==> flow/design.v <==
module sourcemux(input wire [7:0] A,
                 input wire [7:0] B,
                 input wire [7:0] INna,
                 input wire [7:0] outbuf,
                 input wire [2:0] sel,
                 input wire clk,
                 output reg [7:0] outna,   
                 input wire srcoe
                 );
always@(posedge clk)
begin 
    if(srcoe) 
        begin
        case(sel)
                3'h1: 
                outna=A;
                3'h2: 
                outna=B;
                3'h3: 
                outna=INna;
                3'h4: 
                outna=outbuf;
                3'h5: 
                outna=8'hzz;
                3'h6: 
                outna=8'hzz;
                3'h7: 
                outna=8'hzz;
                3'h0: 
                outna=8'hzz;
           endcase
        end
end
endmodule
======== Reports on sourcemux ========
The steps from the RTL of sourcemux to its reports follow in flow order.
Lines are those of the file above, counted from 1.
The mark -- stands for no value.
inputs
  top ..................................... sourcemux
  clock ................................... clk
  cell library ............................ sky130hd
  corner .................................. tt_025C_1v80

======== Elaborated design ========
Counts by Yosys on the flattened word-level netlist (proc, flatten, opt, wreduce; memories kept). Register bits leave out memories and registers merged into their read ports (data or address). Print and check cells are left out. Cells with the same type and inputs are merged into one.
cells by class
  eq/ne operators ......................... 7
  reduce/logical cells .................... 2
  muxes and demuxes ....................... 1
operators with widths
  operator                                                          count
  8-bit parallel mux with 5-bit select                              1
  3-bit == test (second input constant)                             4
  3-bit by 2-bit == test with 1-bit output (second input constant)  2
  4-bit OR reduction                                                1
  3-bit by 1-bit == test with 1-bit output (second input constant)  1
  3-bit logical NOT                                                 1
storage and ports
  register bits after elaboration ......... 8
  output and inout bits ................... 8
  cells after elaboration ................. 11
  input port bits ......................... 37

======== Logic depth ========
Yosys ltp: most cells in a row. Word level: on the elaborated netlist, between registers, memories and ports. Mapped: between sequential cells and ports; inverters and the memories' decode and read muxes count.
depth
  depth in word-level cells ............... 3
  ABC_AREA ................................ 0
  depth in mapped cells ................... 5
  gate-level depth less buffers ........... 3

======== After synthesis ========
The flow's flattened synthesis, as Yosys stat reports it; memories are mapped. The netlist is that of the ABC_AREA named above (0 if unset); the other value can give another one.
Totals and module areas in this step are rounded.
mapped netlist
  buffers ................................. 4
  flip-flop cells ......................... 8
  cell area after synthesis ............... 564 um^2
  standard cells after synthesis .......... 54
cell types
  cell                       count  total area (um^2)
  sky130_fd_sc_hd__edfxtp_1  8      240.23
  sky130_fd_sc_hd__mux2i_1   8      80.077
  sky130_fd_sc_hd__a211oi_1  8      60.058
  sky130_fd_sc_hd__o22ai_1   8      50.048
  sky130_fd_sc_hd__o21ai_0   8      40.038
  sky130_fd_sc_hd__and2b_1   5      37.536
  sky130_fd_sc_hd__nor2b_1   3      18.768
  sky130_fd_sc_hd__buf_6     1      11.261
  sky130_fd_sc_hd__buf_4     1      7.507
  sky130_fd_sc_hd__nand2b_1  1      6.256
  sky130_fd_sc_hd__buf_2     1      5.005
  sky130_fd_sc_hd__clkbuf_1  1      3.754
  sky130_fd_sc_hd__inv_1     1      3.754

======== Worst setup path after synthesis ========
Path of least setup slack by OpenSTA after synthesis, without wires, with an ideal clock, recovery checks aside; 20% of the period is set as input and as output delay. Where synthesis merged equal registers, the netlist keeps one of their names.
timing path post-synthesis
  path kind ............................... input to register
  from .................................... in sel[2]
  to ...................................... reg outna[0]
  slack ................................... 0.578 ns
  setup time .............................. 0.268 ns
  time at the first pin ................... 0.366 ns
  path delay .............................. 0.887 ns
  clock period ............................ 1.83 ns
  arrival ................................. 0.985 ns
  driving pins on the path ................ 5
  period reached after synthesis .......... 1.252 ns
"path delay" = arrival - input delay + setup time.
"driving pins on the path" counts driving pins, that of a launching flip-flop among them; a cell with two outputs on the path counts twice.
"period reached after synthesis" is the clock period less the worst setup slack; recovery checks do not enter. This is arithmetic on one report: input and output delays are still those of the set period (20% each).
Between the ends stands the longest chain of elaborated cells between them, by number of cells; it is not shown to be the way that was timed. Of several equally long chains one is given.
A line is the first line of the expression or statement that the cell stems from. Yosys adds cells for indexed reads and writes and turns some case tables into memories.
At most two assigning lines are given for a register; there are more.
on the way, post-synthesis
  path through ............................ sky130_fd_sc_hd__buf_2 -> sky130_fd_sc_hd__nand2b_1 -> sky130_fd_sc_hd__buf_6 -> sky130_fd_sc_hd__mux2i_1 -> sky130_fd_sc_hd__o22ai_1
  cells in the longest elaborated chain ... 3
  elaborated cells between the ends (all ways) .. 10
  source lines of those cells ............. 1
  those cells by class .................... eq/ne (7); mux (1); reduce/logical (2)
ends and longest elaborated chain, post-synthesis
  item                                  RTL line  source
  start: declaration                    5         input wire [2:0] sel,
  3-bit logical NOT                     14        case(sel)
  4-bit OR reduction                    --
  8-bit parallel mux with 5-bit select  14
  end: assignment                       20        outna=INna;
  end: assignment                       22        outna=outbuf;
  end: declaration                      7         output reg [7:0] outna,

======== Worst path after layout ========
From the final timing report of flow run 1: the path of least setup slack in the routed layout; clock arrival at registers is part of the times.
timing path post-layout
  path kind ............................... input to register
  from .................................... in sel[1]
  to ...................................... reg outna[2]
  slack ................................... -0.01 ns
  time at the first pin ................... 0.21 ns
  clock period ............................ 1.04 ns
  setup time .............................. 0.26 ns
  arrival ................................. 1.04 ns
  driving pins on the path ................ 4
Between the ends stands the longest chain of elaborated cells between them, by number of cells; it is not shown to be the way that was timed. Of several equally long chains one is given.
At most two assigning lines are given for a register; there are more.
on the way, post-layout
  path through ............................ sky130_fd_sc_hd__clkdlybuf4s50_1 -> sky130_fd_sc_hd__buf_6 -> sky130_fd_sc_hd__o21ai_0 -> sky130_fd_sc_hd__o22ai_1
  cells in the longest elaborated chain ... 3
  elaborated cells between the ends (all ways) .. 10
  source lines of those cells ............. 1
  those cells by class .................... eq/ne (7); mux (1); reduce/logical (2)
ends and longest elaborated chain, post-layout
  item                                  RTL line  source
  start: declaration                    5         input wire [2:0] sel,
  3-bit logical NOT                     14        case(sel)
  4-bit OR reduction                    --
  8-bit parallel mux with 5-bit select  14
  end: assignment                       20        outna=INna;
  end: assignment                       22        outna=outbuf;
  end: declaration                      7         output reg [7:0] outna,

Subject: sourcemux on sky130hd, stored results

Hello all,

Settings and measured results of 2 stored flow runs for module sourcemux (sky130hd), not sorted in any way. The constraints put input and output delay at 20% of the set period each and load the outputs with 0.01 pF.
"period reached" is the run's clock period less its worst setup slack. It is reckoned from that one timing run; input and output delays stay at 20% of the period that was set.
"allowed time less slack (worst setup path)" is the time allowed to the run's worst setup path (the clock period less input and output delay, where it has them) less its slack. Clock arrival times count: a late capture clock shortens it, a late launch clock lengthens it.
"total power of the final layout" is the tool's figure for a default switching activity; nothing was simulated.
The measured numbers are rounded.

---- flow run 1 ----
settings
  period_ns = 1.04
  CAP_MARGIN = 20
  CORE_MARGIN = 2
  CORE_UTILIZATION = 40
  SLEW_MARGIN = 20
results
  netlist area reported by Yosys .......... 564 um^2
  die footprint ........................... 1730 um^2
  standard-cell area after layout ......... 1090 um^2
  utilization after routing ............... 82.5%
  smallest setup slack .................... -0.009 ns
  setup TNS ............................... -0.016 ns
  worst hold slack ........................ 0.440 ns
  total power of the final layout ......... 1.00 mW
  period reached .......................... 1.049 ns
  allowed time less slack (worst setup path) .. 0.84 ns
  worst path kind ......................... input to register

---- flow run 2 ----
settings
  period_ns = 1.65
  CORE_UTILIZATION = 16
  PLACE_DENSITY = 0.5
  CELL_PAD_IN_SITES_GLOBAL_PLACEMENT = 3
  CELL_PAD_IN_SITES_DETAIL_PLACEMENT = 0
  TNS_END_PERCENT = 60
  MIN_ROUTING_LAYER = met2
  MAX_ROUTING_LAYER = met5
  CAP_MARGIN = 20
  CORE_MARGIN = 2
  SLEW_MARGIN = 20
results
  netlist area reported by Yosys .......... 564 um^2
  die footprint ........................... 4020 um^2
  standard-cell area after layout ......... 1130 um^2
  utilization after routing ............... 33.7%
  smallest setup slack .................... 0.203 ns
  setup TNS ............................... 0.000 ns
  worst hold slack ........................ 0.754 ns
  total power of the final layout ......... 0.637 mW
  period reached .......................... 1.447 ns
  allowed time less slack (worst setup path) .. 1.12 ns
  worst path kind ......................... input to register

Thanks
